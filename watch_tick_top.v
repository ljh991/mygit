==> flow/design.v <==
`timescale 1ns / 1ps
module one_sec_gen(
    clk,
    reset,
	i_run_en,
	i_freq,
    o_one_sec_tick
    );
parameter P_COUNT_BIT = 30;  
input 						clk;
input 						reset;
input 						i_run_en;
input [P_COUNT_BIT-1:0]		i_freq;
output reg					o_one_sec_tick;
	reg 	[P_COUNT_BIT-1:0] 	r_counter; 
	always @(posedge clk) begin
	    if(reset) begin
			r_counter <= {P_COUNT_BIT{1'b0}};
			o_one_sec_tick <= 1'b0;
	    end else if (i_run_en) begin
			if(r_counter == i_freq -1) begin
				r_counter <= 0;
				o_one_sec_tick <= 1'b1;
			end else begin
				r_counter <= r_counter + 1'b1;
				o_one_sec_tick <= 1'b0;
			end
		end else begin
			o_one_sec_tick <= 1'b0;
		end
	end
endmodule
`timescale 1ns / 1ps
module watch_tick_top(
    clk,
    reset,
	i_run_en,
	i_freq,
    o_sec,
    o_min,
    o_hour
    );
parameter P_COUNT_BIT = 30;  
parameter P_SEC_BIT	 = 6;  
parameter P_MIN_BIT	 = 6;  
parameter P_HOUR_BIT = 5;  
input 							clk;
input 							reset;
input 							i_run_en;
input		[P_COUNT_BIT-1:0]	i_freq;
output reg 	[P_SEC_BIT-1:0]		o_sec;
output reg 	[P_MIN_BIT-1:0]		o_min;
output reg 	[P_HOUR_BIT-1:0]	o_hour;
wire w_one_sec_tick;
one_sec_gen 
# (
	.P_COUNT_BIT	(P_COUNT_BIT) 
) u_one_sec_gen(
	.clk 				(clk			),
	.reset 				(reset			),
	.i_run_en			(i_run_en		),
	.i_freq				(i_freq			),
	.o_one_sec_tick 	(w_one_sec_tick	)
);
reg [6-1:0] r_min_cnt;
reg [12-1:0] r_hour_cnt;
wire sec_tick = o_sec == 60-1;
wire min_tick = o_min == 60-1;
wire hour_tick = o_hour == 24-1;
	always @(posedge clk) begin
	    if(reset) begin
			o_sec		<= 0;
		end else if(w_one_sec_tick) begin
			if(sec_tick) begin
				o_sec		<= 0;
			end else begin
				o_sec	<= o_sec + 1'b1;
			end
		end
	end
	always @(posedge clk) begin
	    if(reset) begin
			r_min_cnt 	<= 0;
			o_min		<= 0;
		end else if(w_one_sec_tick) begin
			if(sec_tick & min_tick) begin
				o_min		<= 0;
				r_min_cnt 	<= 0;
			end else if (r_min_cnt == 60-1)  begin
				o_min	<= o_min + 1'b1;
				r_min_cnt 	<= 0;
			end else begin
				r_min_cnt <= r_min_cnt + 1'b1;
			end
		end
	end
	always @(posedge clk) begin
	    if(reset) begin
			r_hour_cnt 	<= 0;
			o_hour		<= 0;
		end else if(w_one_sec_tick) begin
			if(sec_tick & min_tick & hour_tick) begin
				o_hour		<= 0;
				r_hour_cnt 	<= 0;
			end else if (r_hour_cnt == 60*60-1)  begin
				o_hour	<= o_hour + 1'b1;
				r_hour_cnt 	<= 0;
			end else begin
				r_hour_cnt <= r_hour_cnt + 1'b1;
			end
		end
	end
endmodule
Reports on watch_tick_top
What the tools print for watch_tick_top, step after step.
Line numbers count from 1 in the design file above.
A cell with n/a has no value.
- top module: watch_tick_top
- clock: clk
- library: sky130hd
- corner: tt_025C_1v80

Word-level counts
Counts by Yosys on the flattened word-level netlist (proc, flatten, opt, wreduce; memories kept). Register bits leave out memories and registers merged into their read ports (data or address). Print and check cells are left out. Cells with the same type and inputs are merged into one.
- $add $sub $neg at 7
- reduce/logical cells at 5
- noted muxes and demuxes: 11
- noted equality and inequality tests: 6
- noted bitwise operators: 3
- operators by type and width (operator ; number):
    30-bit by 32-bit equality test with 1-bit output ; 1
    30-bit by 1-bit subtractor with 31-bit output (second input constant) ; 1
    30-bit by 1-bit adder with 30-bit output (second input constant) ; 1
    30-bit 2-to-1 mux ; 1
    6-bit 2-to-1 mux ; 5
    12-bit 2-to-1 mux ; 2
    6-bit by 1-bit adder with 6-bit output (second input constant) ; 3
    6-bit equality test (second input constant) ; 3
    12-bit by 1-bit adder with 12-bit output (second input constant) ; 1
    12-bit equality test (second input constant) ; 1
    5-bit 2-to-1 mux ; 2
    5-bit by 1-bit adder with 5-bit output (second input constant) ; 1
    5-bit equality test (second input constant) ; 1
    2-bit AND reduction ; 2
    2-bit nonzero test ; 2
    1-bit AND ; 2
    2-bit OR reduction ; 1
    1-bit inverter ; 1
    1-bit 2-to-1 mux ; 1
- register bits at 66
- input bits at 33
- noted word-level cells: 39

Depth
Depth = most cells in a row (Yosys ltp): at word level without a register or memory, in the mapped netlist without a sequential cell, where the memories' decode and read muxes count.
- noted word-level depth: 5
- ABC_AREA: 1
- mapped depth at 18
- mapped depth without buffers at 17

Netlist
The flow's flattened synthesis, as Yosys stat reports it; memories are mapped. The netlist is that of the ABC_AREA named above (0 if unset); the other value can give another one.
The area totals of this step are shown rounded.
- standard cells after synthesis at 835
- buffers at 8
- noted flip-flop cells: 66
- synthesis area at 4972 um^2
- cells by type (cell type ; number ; total area (um^2)):
    sky130_fd_sc_hd__dfxtp_1 ; 66 ; 1.32E+03
    sky130_fd_sc_hd__nand2_1 ; 236 ; 885.85
    sky130_fd_sc_hd__nor2_1 ; 151 ; 566.794
    sky130_fd_sc_hd__inv_1 ; 124 ; 465.446
    sky130_fd_sc_hd__xor2_1 ; 33 ; 289.027
    sky130_fd_sc_hd__nand3_1 ; 55 ; 275.264
    sky130_fd_sc_hd__xnor2_1 ; 20 ; 175.168
    sky130_fd_sc_hd__nor3_1 ; 24 ; 120.115
    sky130_fd_sc_hd__nand4_1 ; 19 ; 118.864
    sky130_fd_sc_hd__a21oi_1 ; 20 ; 100.096
    sky130_fd_sc_hd__ha_1 ; 7 ; 87.584
    sky130_fd_sc_hd__nand3b_1 ; 11 ; 82.579
    sky130_fd_sc_hd__o21ai_0 ; 14 ; 70.067
    sky130_fd_sc_hd__nor2_2 ; 10 ; 62.56
    sky130_fd_sc_hd__nor2_4 ; 5 ; 56.304
    sky130_fd_sc_hd__nor3b_1 ; 4 ; 30.029
    sky130_fd_sc_hd__a211oi_1 ; 3 ; 22.522
    sky130_fd_sc_hd__buf_6 ; 2 ; 22.522
Other cell types: 18; their cells: 31.

Timing after synthesis
Path of least setup slack by OpenSTA after synthesis, without wires, with an ideal clock, recovery checks aside; 20% of the period is set as input and as output delay. Where synthesis merged equal registers, the netlist keeps one of their names.
- path kind: input port to flip-flop
- start: input port i_freq[0]
- end: register u_one_sec_gen.r_counter[14]
- path buffers: 1
- noted launch time at the first pin: 0.760 ns
- required time: 3.690 ns
- period at 3.8 ns
- external input delay at 0.760 ns
- library setup time at 0.110 ns
- noted arrival time: 2.388 ns
- noted slack: 1.302 ns
- noted stages: 16
- noted delay of the path: 1.738 ns
- noted synthesis period reached: 2.498 ns
"delay of the path" = arrival - input delay + setup time.
"stages" counts driving pins, that of a launching flip-flop among them; a cell with two outputs on the path counts twice.
"synthesis period reached" = period - worst setup slack (recovery checks aside). The figure is calculated, with input and output delays left at 20% of the set period.
Between the ends stands the longest chain of elaborated cells between them, by number of cells; it is not shown to be the way that was timed. Of several equally long chains one is given.
Each line given opens the expression or statement behind the cell; cells for indexed reads and writes are added by Yosys, which also makes memories of some case tables.
A register here has more assigning lines than the two given.
- cells stage by stage: sky130_fd_sc_hd__inv_1 sky130_fd_sc_hd__ha_1 sky130_fd_sc_hd__nand2_2 sky130_fd_sc_hd__nor2_4 sky130_fd_sc_hd__nand2_1 sky130_fd_sc_hd__nor2_2 sky130_fd_sc_hd__nand2_1 sky130_fd_sc_hd__nand3_1 sky130_fd_sc_hd__nand2_1 sky130_fd_sc_hd__nor2_1 sky130_fd_sc_hd__nand2_1 sky130_fd_sc_hd__nor2_1 sky130_fd_sc_hd__nand3_2 sky130_fd_sc_hd__buf_6 sky130_fd_sc_hd__nand3_1 sky130_fd_sc_hd__inv_1
- cells in the longest elaborated chain at 3
- RTL lines, path post-synthesis (item ; RTL line ; RTL):
    from (decl) ; 50 ; input [P_COUNT_BIT-1:0] i_freq;
    30-bit by 1-bit subtractor with 31-bit output ; 21 ; if(r_counter == i_freq -1) begin
    30-bit by 32-bit equality test with 1-bit output ; 21 ;
    30-bit 2-to-1 mux ; 21 ;
    to (assign) ; 22 ; r_counter <= 0;
    to (assign) ; 25 ; r_counter <= r_counter + 1'b1;
    to (decl) ; 15 ; reg [P_COUNT_BIT-1:0] r_counter;

Timing after layout
Path of least setup slack in the final report of entry A (OpenROAD, finished layout, wires in). Where an end is a register, its clock arrival counts in the times.
- path kind: input port to flip-flop
- start: input port i_freq[19]
- end: register u_one_sec_gen.r_counter[21]
- period at 4.17 ns
- path buffers: 1
- noted launch time at the first pin: 0.83 ns
- external input delay at 0.83 ns
- noted stages: 13
- noted arrival time: 3.10 ns
- library setup time at 0.11 ns
- noted slack: 1.29 ns
- required time: 4.39 ns
Between the ends stands the longest chain of elaborated cells between them, by number of cells; it is not shown to be the way that was timed. Of several equally long chains one is given.
A register here has more assigning lines than the two given.
- cells stage by stage: sky130_fd_sc_hd__clkdlybuf4s50_1 sky130_fd_sc_hd__nor2_1 sky130_fd_sc_hd__nand2_1 sky130_fd_sc_hd__nor2_4 sky130_fd_sc_hd__nand4_1 sky130_fd_sc_hd__nand3_2 sky130_fd_sc_hd__nand2_1 sky130_fd_sc_hd__nor2_1 sky130_fd_sc_hd__nand3b_1 sky130_fd_sc_hd__nor2_2 sky130_fd_sc_hd__nand3_4 sky130_fd_sc_hd__nand2_1 sky130_fd_sc_hd__nor2_1
- cells in the longest elaborated chain at 3
- RTL lines, path post-layout (item ; RTL line ; RTL):
    from (decl) ; 50 ; input [P_COUNT_BIT-1:0] i_freq;
    30-bit by 1-bit subtractor with 31-bit output ; 21 ; if(r_counter == i_freq -1) begin
    30-bit by 32-bit equality test with 1-bit output ; 21 ;
    30-bit 2-to-1 mux ; 21 ;
    to (assign) ; 22 ; r_counter <= 0;
    to (assign) ; 25 ; r_counter <= r_counter + 1'b1;
    to (decl) ; 15 ; reg [P_COUNT_BIT-1:0] r_counter;

Design watch_tick_top on sky130hd. What follows are 2 stored runs of the flow, each under its own settings; their order means nothing. The constraints put input and output delay at 20% of the set period each and load the outputs with 0.01 pF.
By "clock period reached" is meant the clock period of the run minus its worst setup slack. This is arithmetic on one report: input and output delays are still those of the set period (20% each).
"critical setup path time": the worst setup path's part of the clock period (all of it between registers, 20% less for each end at a port) less its slack. A launch clock that arrives late makes it longer, a capture clock that arrives late makes it shorter.
Values from the reports are rounded here.

Entry A
Settings were period_ns = 4.17; CORE_UTILIZATION = 23; SETUP_SLACK_MARGIN = 1.09; PLACE_DENSITY_LB_ADDON = 0.05; CORE_ASPECT_RATIO = 1.94; ABC_AREA = 1; GPL_ROUTABILITY_DRIVEN = 1; SLEW_MARGIN = 0; MAX_ROUTING_LAYER = met4; CAP_MARGIN = 20; CORE_MARGIN = 2
- Yosys chip area after synthesis: 4972 um^2
- noted the die outline area: 22880 um^2
- area of the standard cells in the finished layout at 6516 um^2
- lowest setup slack at 1.288 ns
- total negative slack on setup checks at 0.000 ns
- clock period reached: 2.882 ns
- noted the critical setup path time: 2.05 ns
- critical path type: input port to flip-flop

Entry B
Settings were period_ns = 5.65; CORE_UTILIZATION = 47; PLACE_DENSITY_LB_ADDON = 0.14; CORE_ASPECT_RATIO = 0.65; CELL_PAD_IN_SITES_GLOBAL_PLACEMENT = 2; CELL_PAD_IN_SITES_DETAIL_PLACEMENT = 0; ABC_AREA = 0; GPL_TIMING_DRIVEN = 1; GPL_ROUTABILITY_DRIVEN = 0; SLEW_MARGIN = 25; CAP_MARGIN = 20; CORE_MARGIN = 2
- Yosys chip area after synthesis: 4214 um^2
- noted the die outline area: 9757 um^2
- area of the standard cells in the finished layout at 5032 um^2
- lowest setup slack at 1.394 ns
- total negative slack on setup checks at 0.000 ns
- clock period reached: 4.256 ns
- noted the critical setup path time: 3.13 ns
- critical path type: input port to flip-flop
